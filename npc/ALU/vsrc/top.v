==> flow/design.v <==
module top (
	input clk,
	input [2:0] choose,
	input [3:0] a,
	input [3:0] b,
	output reg cin,					 
	output reg m, 				   
	output reg [3:0] out
);
	always @(posedge clk)
	begin
		case(choose)
			3'b000:begin 
			{cin,out}={1'b0,a}+{1'b0,b}; 
			m=a[3]&b[3]&~out[3] | ~a[3]&~b[3]&out[3];
			end
			3'b001:begin 
			{cin,out}=$signed(a)-$signed(b); 
			m=a[3]&b[3]&~out[3] | ~a[3]&~b[3]&out[3];
			end
			3'b010:begin 
			out=~a; 
			cin=1'b0;
			m=1'b0;
			end
			3'b011:begin 
			{cin,out}={1'b0,a}&{1'b0,b}; 
			m=1'b0;
			end
			3'b100:begin 
			{cin,out}={1'b0,a}|{1'b0,b};
			m=1'b0;
			end
			3'b101:begin 
			{cin,out}={1'b0,a}^{1'b0,b}; 
			m=1'b0;
			end
			3'b110:begin 
				    	if (a[3] == b[3]) 
				    		begin
                    				if (a < b) begin 
                    				out = 4'b0001;
                    				cin=1'b0;
                    				m=1'b0;
                    				end
                        			else  begin
                        			out = 4'b0000;
                        			cin=1'b0;
                        			m=1'b0;
                        			end
                				end
               				 else 
               				 	begin				
                    				if ((a[3] == 1'b0) && (b[3] == 1'b1)) begin
                    				out= 4'b0000;
                    				cin=1'b0;
                    				m=1'b0;
                    				end
                    				if ((a[3] == 1'b1) && (b[3] == 1'b0)) begin
                    				out= 4'b0001;
                    				cin=1'b0;
                    				m=1'b0;
                    				end
                				end
            			end
			3'b111:begin
					if(a==b) begin
					out=4'b0001;
					cin=1'b0;
					m=1'b0;
					end
					else begin
					out=4'b0000;
					cin=1'b0;
					m=1'b0;
					end
				end
		endcase
	end
endmodule
## Tool chain data of top

Tool output for the design above, in the order of the flow.
Line numbers count from 1 in the design file above.
Operators carry their Yosys type and port widths (W data, S select, Z words).
Cell names lack the library's common part.
Not given: -

| set-up | value |
|---|---|
| top | top |
| clock port | clk |
| library | sky130hd |
| timing corner | tt_025C_1v80 |

## Word-level counts

Counts by Yosys on the flattened word-level netlist (proc, flatten, opt, wreduce; memories kept). Register bits leave out memories and registers merged into their read ports (data or address). Print and check cells are left out. Cells with the same type and inputs are merged into one.

| cells by class | value |
|---|---|
| add/subtract/negate cells | 2 |
| magnitude comparators | 1 |
| eq/ne operators | 10 |
| mux-type cells | 11 |
| bitwise operators | 16 |
| reduce/logical cells | 5 |

Operators with widths:

| cell | count |
|---|---|
| $pmux W4 S8 | 1 |
| $eq A3 B3 Y1 const B | 4 |
| $mux W4 | 3 |
| $pmux W1 S7 | 1 |
| $and A1 B1 Y1 | 6 |
| $eq A3 B2 Y1 const B | 2 |
| $add A4 B4 Y5 | 1 |
| $sub A4 B4 Y5 | 1 |
| $reduce_or A5 Y1 | 1 |
| $mux W1 | 5 |
| $not A1 Y1 | 4 |
| $lt A4 B4 Y1 | 1 |
| $eq A4 B4 Y1 | 1 |
| $ne A4 B4 Y1 const B | 1 |
| $and A4 B4 Y4 | 1 |
| $or A4 B4 Y4 | 1 |
| $xor A4 B4 Y4 | 1 |
| $not A4 Y4 | 1 |
| $pmux W1 S4 | 1 |
| $eq A3 B1 Y1 const B | 1 |
| $logic_not A3 Y1 | 1 |
| $or A1 B1 Y1 | 2 |
| $logic_and A1 B1 Y1 | 2 |
| $reduce_or A2 Y1 | 1 |
| $eq A1 B1 Y1 | 1 |

| bit counts | value |
|---|---|
| register bits after elaboration | 6 |
| output and inout port bits | 6 |
| elaborated cells | 48 |

## Depth

Yosys ltp: most cells in a row. Word level: on the elaborated netlist, between registers, memories and ports. Mapped: between sequential cells and ports; inverters and the memories' decode and read muxes count.

| depth | value |
|---|---|
| depth in word-level cells | 6 |
| ABC_AREA | 0 |
| gate-level depth with buffers | 7 |
| mapped depth without buffers | 7 |

## Netlist

The flow's flattened synthesis, as Yosys stat reports it; memories are mapped. The netlist is that of the ABC_AREA named above (0 if unset); the other value can give another one.
Totals and module areas in this step are rounded.

Cells by type:

| type | count | area in all (um^2) |
|---|---|---|
| edfxtp_1 | 6 | 180.173 |
| ha_1 | 13 | 162.656 |
| inv_1 | 12 | 45.043 |
| fa_1 | 2 | 40.038 |
| a21oi_1 | 7 | 35.034 |
| nor2_1 | 9 | 33.782 |
| a211oi_1 | 4 | 30.029 |
| nand2_1 | 8 | 30.029 |
| nor3b_1 | 4 | 30.029 |
| o21ai_0 | 5 | 25.024 |
| a2111o_1 | 2 | 22.522 |
| buf_4 | 3 | 22.522 |
| mux4_2 | 1 | 22.522 |
| nor4b_1 | 2 | 17.517 |
| or4_1 | 2 | 15.014 |
| and2_1 | 2 | 12.512 |
| nor2b_1 | 2 | 12.512 |
| o22ai_1 | 2 | 12.512 |

Not listed: further types 20, cells in them 23.

| synthesis totals | value |
|---|---|
| mapped cells | 109 |
| chip area (Yosys) | 911 um^2 |
| sequential area | 180 um^2 |
| flip-flop cells | 6 |
| buffers | 7 |

## Timing after synthesis

Path of least setup slack by OpenSTA after synthesis, without wires, with an ideal clock, recovery checks aside; 20% of the period is set as input and as output delay. Where synthesis merged equal registers, the netlist keeps one of their names.

| path post-synthesis | value |
|---|---|
| path type | in2reg |
| start point | input port a[0] |
| end point | register out[2] |
| period | 1890 ps |
| library setup time | 269 ps |
| launch time at the first pin | 378 ps |
| arrival time | 1645 ps |
| required time | 1621 ps |
| slack | -24 ps |
| delay of the path | 1536 ps |
| stages on the path | 7 |
| buffers on the path | 0 |
| period reached after synthesis | 1914 ps |

"delay of the path" = arrival - input delay + setup time.
"stages on the path" counts driving pins, that of a launching flip-flop among them; a cell with two outputs on the path counts twice.
"period reached after synthesis" is the clock period less the worst setup slack; recovery checks do not enter. This is arithmetic on one report: input and output delays are still those of the set period (20% each).
The rows between start and end are the longest chain of elaborated cells between them; the timing report does not say that the signal goes this way. Where chains are equally long, one stands for them.
Each line given opens the expression or statement behind the cell; cells for indexed reads and writes are added by Yosys, which also makes memories of some case tables.
At most two assigning lines are given for a register; there are more.

| between the ends, post-synthesis | value |
|---|---|
| cells stage by stage | inv_1 -> ha_1 -> fa_1 -> and2_1 -> or3_1 -> a21oi_1 -> o31ai_1 |
| cells in the longest elaborated chain | 2 |

RTL lines, path post-synthesis:

| item | RTL line | text |
|---|---|---|
| start, declared | 4 | `input [3:0] a,` |
| $sub A4 B4 Y5 | 18 | `{cin,out}=$signed(a)-$signed(b);` |
| $pmux W4 S8 | 12 |  |
| end, assigned | 22 | `out=~a;` |
| end, assigned | 42 | `out = 4'b0001;` |
| end, declared | 8 | `output reg [3:0] out` |

## Path in the finished layout

From the final timing report of stored run 1: the path of least setup slack in the routed layout; clock arrival at registers is part of the times.
The report prints the path's times to 10 ps; the period is as set.

| path after layout | value |
|---|---|
| path type | in2reg |
| start point | input port a[3] |
| end point | register out[0] |
| period | 2450 ps |
| library setup time | 260 ps |
| launch time at the first pin | 490 ps |
| arrival time | 2340 ps |
| required time | 2420 ps |
| slack | 90 ps |
| stages on the path | 8 |
| buffers on the path | 2 |

The rows between start and end are the longest chain of elaborated cells between them; the timing report does not say that the signal goes this way. Where chains are equally long, one stands for them.
At most two assigning lines are given for a register; there are more.
The path ends at the data pin of a flip-flop with enable; ways to the enable are not counted.

| between the ends, after layout | value |
|---|---|
| cells stage by stage | clkdlybuf4s50_1 -> inv_1 -> ha_1 -> buf_4 -> or4_1 -> o22ai_1 -> and2_1 -> or4_1 |
| cells in the longest elaborated chain | 6 |

RTL lines, path after layout:

| item | RTL line | text |
|---|---|---|
| start, declared | 4 | `input [3:0] a,` |
| $not A1 Y1 | 54 | `if ((a[3] == 1'b0) && (b[3] == 1'b1)) begin` |
| $logic_and A1 B1 Y1 | 54 |  |
| $mux W4 | 54 |  |
| $mux W4 | 59 | `if ((a[3] == 1'b1) && (b[3] == 1'b0)) begin` |
| $mux W4 | 39 | `if (a[3] == b[3])` |
| $pmux W4 S8 | 12 |  |
| end, assigned | 22 | `out=~a;` |
| end, assigned | 42 | `out = 4'b0001;` |
| end, declared | 8 | `output reg [3:0] out` |

# Flow runs of top

Top module top; platform sky130hd; tools Yosys and OpenROAD; 2 stored runs in no particular order. Input and output delays are each 20% of the period that was set; the output load is 0.01 pF.
"achieved period" = clock period - worst setup slack. The figure is calculated, with input and output delays left at 20% of the set period.
By "power" is meant OpenSTA's value without simulated activity: inputs other than the clock are taken to toggle once in ten clock periods, and the tool carries that through the logic.
Values from the reports are rounded here.
Settings: -- = not set for that run.
A result given as -- is not shown for that run.

| name | stored run 1 | stored run 2 |
|---|---|---|
| period_ns | 2.45 | 2.9 |
| CORE_UTILIZATION | 27 | 54 |
| PLACE_DENSITY_LB_ADDON | 0.03 | 0.08 |
| CORE_MARGIN | 5 | 2 |
| CELL_PAD_IN_SITES_DETAIL_PLACEMENT | 0 | 2 |
| TNS_END_PERCENT | 15 | -- |
| GPL_TIMING_DRIVEN | 0 | 1 |
| SLEW_MARGIN | 5 | 20 |
| CAP_MARGIN | 20 | 40 |
| SETUP_SLACK_MARGIN | -- | 0.79 |
| CELL_PAD_IN_SITES_GLOBAL_PLACEMENT | -- | 1 |
| ABC_AREA | -- | 0 |
| CTS_CLUSTER_SIZE | -- | 80 |
| CTS_CLUSTER_DIAMETER | -- | 40 |
| achieved period (ps) | 2361 | -- |
| power (uW) | 405 | -- |
| utilization of the finished layout (%) | 35.6 | -- |
| worst setup slack after layout (ps) | 89 | -- |
| die footprint (um^2) | 4630 | -- |
| standard-cell area after layout (um^2) | 1180 | -- |
| area of the synthesized netlist (um^2) | 911 | -- |

Stored run 2: not finished: placement ended with error FLW-0024
